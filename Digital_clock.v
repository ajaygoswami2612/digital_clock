==> flow/design.v <==
`timescale 1ns / 1ps
module Digital_clock( clock_sec,reset,set_time,set_hour,set_minute,set_am_pm,alarm_hour,
alarm_minute,alarm_am_pm,stopwatch_on,stopwatch_reset,seconds,minutes,hours,am_pm,stopwatch_hours,stopwatch_minutes,stopwatch_seconds,alarm_ringing);
input clock_sec;  
input reset;      
input set_time;
input set_am_pm;   
input alarm_am_pm;
input stopwatch_on;
input stopwatch_reset;
input[3:0] set_hour;
input[5:0] set_minute;
input[3:0] alarm_hour;
input[5:0] alarm_minute;
output am_pm;
output alarm_ringing;
output[3:0] hours;
output[5:0] minutes;
output[5:0] seconds;
output[4:0] stopwatch_hours;
output[5:0] stopwatch_minutes;
output[5:0] stopwatch_seconds;
reg am_pm;
reg alarm_ringing=0;
reg[3:0] hours;
reg[4:0] stopwatch_hours;
reg[5:0] minutes;
reg[5:0] seconds;
reg[5:0] stopwatch_minutes;
reg[5:0] stopwatch_seconds;
always@(posedge clock_sec,posedge reset,posedge set_time)     
begin
if(reset)                                                
    begin
    hours=12;
    minutes=0;
    seconds=0;
    am_pm=0;
    end
else if(set_time)                                   
    begin
    seconds=0;
    minutes=set_minute;
    hours=set_hour;
    am_pm= set_am_pm;
    end
else if(clock_sec)                                  
    begin
    seconds=seconds+1;                             
    if(seconds==60)                                
        begin
        seconds=0;                                 
        minutes=minutes+1;                        
        if(minutes==60)                          
            begin
            minutes=0;                          
            hours=hours+1;                      
            if(hours==12)                       
                begin
                am_pm = ~ am_pm;                
                end
            else if(hours==13)    
                begin
                hours = 1;
                end
            end
        end        
    end
end
always@(clock_sec)                       
begin                                    
if((hours==alarm_hour)&&(minutes==alarm_minute)&&(am_pm==alarm_am_pm))
   alarm_ringing=1'b1;
else alarm_ringing=1'b0;
end
always@(posedge clock_sec, posedge stopwatch_reset)
begin
    if(stopwatch_reset)                                      
        begin                                               
        stopwatch_seconds=0;
        stopwatch_minutes=0;
        stopwatch_hours=0;
        end
    else if(stopwatch_on)                                    
        begin
        stopwatch_seconds=stopwatch_seconds+1;                 
        if(stopwatch_seconds==60)                              
            begin
            stopwatch_seconds=0;                               
            stopwatch_minutes=stopwatch_minutes+1;            
            if(stopwatch_minutes==60)                         
                begin
                stopwatch_minutes=0;                          
                stopwatch_hours = stopwatch_hours+1;          
                if(stopwatch_hours==24)                       
                    begin
                    stopwatch_hours=0;                        
                    end
                end
            end
        end
end
endmodule
# == Tool chain data of Digital_clock ==
# Tool output for the design above, in the order of the flow.
# Lines are those of the file above, counted from 1.
# Operators carry their Yosys type and port widths (W data, S select, Z words).
# Not given: -
# design
top_module,Digital_clock
clk_port,clock_sec
cell_library,sky130hd
lib_corner,tt_025C_1v80

# == Word-level counts ==
# Source: Yosys, flattened and elaborated, memories not mapped. Widths are those after wreduce. Registers that Yosys merges into a memory's read port (data or address) are not register bits. Print and check cells do not count. Equal cells are merged and count once.
# bits
register_bits,34
in_bits,27
out_inout_bits,35
# classes
addsub,6
eq_ne,10
mux,20
n_logic,4
reduce_logical,7
# op_table
operator,count
$mux W6,8
$add A6 B1 Y6 const B,4
$eq A6 B6 Y1 const B,4
$mux W4,6
$eq A4 B4 Y1 const B,2
$reduce_and A3 Y1,2
$eq A6 B6 Y1,1
$not A6 Y6,1
$add A5 B1 Y5 const B,1
$eq A5 B5 Y1 const B,1
$mux W5,1
$mux W1,5
$reduce_and A2 Y1,2
$add A4 B1 Y4 const B,1
$eq A4 B4 Y1,1
$not A4 Y4,1
$logic_and A1 B1 Y1,2
$not A1 Y1,2
$reduce_or A2 Y1,1
$eq A1 B1 Y1,1

# == Logic depth ==
# Depth = most cells in a row (Yosys ltp): at word level without a register or memory, in the mapped netlist without a sequential cell, where the memories' decode and read muxes count.
# depth
word_depth,4
abc_area,0
mapped_depth,7

# == Mapped cells and area ==
# The flow's flattened synthesis, as Yosys stat reports it; memories are mapped. The netlist is that of the ABC_AREA named above (0 if unset); the other value can give another one.
# The area totals of this step are shown rounded.
# synth_totals
cell_count,240
area_um2,2220
sequential_area_um2,933.4
flip_flops,34
buf_cells,10
# types
type,count
sky130_fd_sc_hd__dfrtp_1,23
sky130_fd_sc_hd__dfbbp_1,11
sky130_fd_sc_hd__nand2_1,35
sky130_fd_sc_hd__xnor2_1,14
sky130_fd_sc_hd__a21oi_1,21
sky130_fd_sc_hd__ha_1,8
sky130_fd_sc_hd__nand4_1,12
sky130_fd_sc_hd__o21ai_1,15
sky130_fd_sc_hd__mux2_1,5
sky130_fd_sc_hd__inv_1,13
sky130_fd_sc_hd__nor2b_1,6
sky130_fd_sc_hd__nand3_1,7
sky130_fd_sc_hd__nor2_1,9
sky130_fd_sc_hd__and4b_1,3
sky130_fd_sc_hd__o211ai_1,4
sky130_fd_sc_hd__a22o_1,3
sky130_fd_sc_hd__xor2_1,3
sky130_fd_sc_hd__o21ai_0,5
# Not listed: further types 25, cells in them 43.

# == Timing after synthesis ==
# Path of least setup slack by OpenSTA after synthesis, without wires, with an ideal clock, recovery checks aside; 20% of the period is set as input and as output delay. Where synthesis merged equal registers, the netlist keeps one of their names.
# synth_path
kind,flip-flop to flip-flop
from,reg hours[0]
to,reg am_pm
clock_period_ns,1.88
setup_ns,0.188
t_first_pin_ns,0.000
arrival_ns,1.685
setup_slack_ns,0.007
path_delay_ns,1.873
stages,6
synth_period_reached_ns,1.873
# "path_delay_ns" is the arrival time less input delay plus setup time.
# "stages" counts driving pins, that of a launching flip-flop among them; a cell with two outputs on the path counts twice.
# "synth_period_reached_ns" = period - worst setup slack (recovery checks aside). The figure is calculated, with input and output delays left at 20% of the set period.
# Between the ends stands the longest chain of elaborated cells between them, by number of cells; it is not shown to be the way that was timed. Of several equally long chains one is given.
# A line is the first line of the expression or statement that the cell stems from. Yosys adds cells for indexed reads and writes and turns some case tables into memories.
# At most two assigning lines are given for a register; there are more.
# synth_via
path_cell_list,sky130_fd_sc_hd__dfbbp_1 -> sky130_fd_sc_hd__ha_1 -> sky130_fd_sc_hd__nor2b_1 -> sky130_fd_sc_hd__a211o_1 -> sky130_fd_sc_hd__nand4b_4 -> sky130_fd_sc_hd__mux2_4
elab_chain_len,3
cells_between,3
cone_lines,2
cone_classes,add/sub: 1; eq/ne: 1; reduce/logical: 1
# synth_rtl
item,line,source
"start, declared",17,output[3:0] hours;
"start, assigned",44,hours=set_hour;
"start, assigned",57,hours=hours+1;
$add A4 B1 Y4,57,
$eq A4 B4 Y1,58,if(hours==12)
$reduce_and A3 Y1,-,
"end, assigned",45,am_pm= set_am_pm;
"end, assigned",60,am_pm = ~ am_pm;
"end, declared",15,output am_pm;

# == Worst path after layout ==
# From the final timing report of stored run 1: the path of least setup slack in the routed layout; clock arrival at registers is part of the times.
# layout_path
kind,input port to output port
from,in alarm_minute[2]
to,out alarm_ringing
clock_period_ns,3.4
t_first_pin_ns,0.68
arrival_ns,1.72
setup_slack_ns,1.00
stages,5
# Between the ends stands the longest chain of elaborated cells between them, by number of cells; it is not shown to be the way that was timed. Of several equally long chains one is given.
# layout_via
path_cell_list,sky130_fd_sc_hd__clkdlybuf4s50_1 -> sky130_fd_sc_hd__xnor2_1 -> sky130_fd_sc_hd__nand4_1 -> sky130_fd_sc_hd__nor3_2 -> sky130_fd_sc_hd__buf_2
elab_chain_len,4
cells_between,4
cone_lines,1
cone_classes,eq/ne: 1; mux: 1; reduce/logical: 2
# layout_rtl
item,line,source
"start, declared",14,input[5:0] alarm_minute;
$eq A6 B6 Y1,72,if((hours==alarm_hour)&&(minutes==alarm_minute)&&(am_pm==alarm_am_pm))
$logic_and A1 B1 Y1 (2 in a row),72,
$mux W1,72,
"end, declared",16,output alarm_ringing;

Memo
Re: implementation data of Digital_clock

Design Digital_clock on sky130hd. What follows are 2 stored runs of the flow, each under its own settings; their order means nothing. The constraints put input and output delay at 20% of the set period each and load the outputs with 0.01 pF.
By "achieved_clock_period_ns" is meant the clock period of the run minus its worst setup slack. This is arithmetic on one report: input and output delays are still those of the set period (20% each).
"worst_path_ns" is the time allowed to the run's worst setup path (the clock period less input and output delay, where it has them) less its slack. Clock arrival times count: a late capture clock shortens it, a late launch clock lengthens it.
"fin_power_mw" rests on the timing tool's default activity at the inputs, not on a simulated workload.
The results are shown rounded.

Stored run 1, flow files:
==> flow/run.sh <==
#!/bin/bash
# the make line also repeats the synthesis and layout settings of config.mk as NAME=value (left out here)
make -C /OpenROAD-flow-scripts/flow DESIGN_CONFIG=/design/flow/config.mk WORK_HOME=/design/flow/orfs CLKGATE_MAP_FILE= finish
==> flow/config.mk <==
export PLATFORM = sky130hd
export DESIGN_NAME = Digital_clock
export DESIGN_NICKNAME = Digital_clock
export VERILOG_FILES = /design/flow/design.v
export SDC_FILE = /design/flow/constraint.sdc
export NUM_CORES = 4
export LEC_CHECK = 0
export ABC_AREA = 0
export CAP_MARGIN = 40
export CORE_MARGIN = 7
export CORE_UTILIZATION = 65
export HOLD_SLACK_MARGIN = 0.23
export PLACE_DENSITY_LB_ADDON = 0.16
export SETUP_SLACK_MARGIN = 0.9
export SLEW_MARGIN = 20
==> flow/constraint.sdc <==
create_clock -name core_clock -period 3.4 [get_ports {clock_sec}]
set_input_delay 0.6800 -clock core_clock [delete_from_list [all_inputs] [get_ports {clock_sec}]]
set_output_delay 0.6800 -clock core_clock [all_outputs]
set_load 0.01 [all_outputs]

==> results of stored run 1, as CSV <==
result,value
synthArea_um2,2220
die_area_um2,5247
post_route_stdcell_area_um2,2885
util_pct,87.2
worst_setup_slack_ns,1.002
tns_ns,0.000
final_hold_ws_ns,0.504
fin_power_mw,1.047
achieved_clock_period_ns,2.398
worst_path_ns,1.04
critical_path_kind,"input port to output port"

Stored run 2, flow files:
==> flow/run.sh <==
#!/bin/bash
# the make line also repeats the synthesis and layout settings of config.mk as NAME=value (left out here)
make -C /OpenROAD-flow-scripts/flow DESIGN_CONFIG=/design/flow/config.mk WORK_HOME=/design/flow/orfs CLKGATE_MAP_FILE= finish
==> flow/config.mk <==
export PLATFORM = sky130hd
export DESIGN_NAME = Digital_clock
export DESIGN_NICKNAME = Digital_clock
export VERILOG_FILES = /design/flow/design.v
export SDC_FILE = /design/flow/constraint.sdc
export NUM_CORES = 4
export LEC_CHECK = 0
export CAP_MARGIN = 20
export CORE_MARGIN = 2
export CORE_UTILIZATION = 40
export SLEW_MARGIN = 20
==> flow/constraint.sdc <==
create_clock -name core_clock -period 2.31 [get_ports {clock_sec}]
set_input_delay 0.4620 -clock core_clock [delete_from_list [all_inputs] [get_ports {clock_sec}]]
set_output_delay 0.4620 -clock core_clock [all_outputs]
set_load 0.01 [all_outputs]

==> results of stored run 2, as CSV <==
result,value
synthArea_um2,2220
die_area_um2,6161
post_route_stdcell_area_um2,3064
util_pct,56.3
worst_setup_slack_ns,0.250
tns_ns,0.000
final_hold_ws_ns,0.512
fin_power_mw,1.673
achieved_clock_period_ns,2.060
worst_path_ns,1.14
critical_path_kind,"input port to output port"
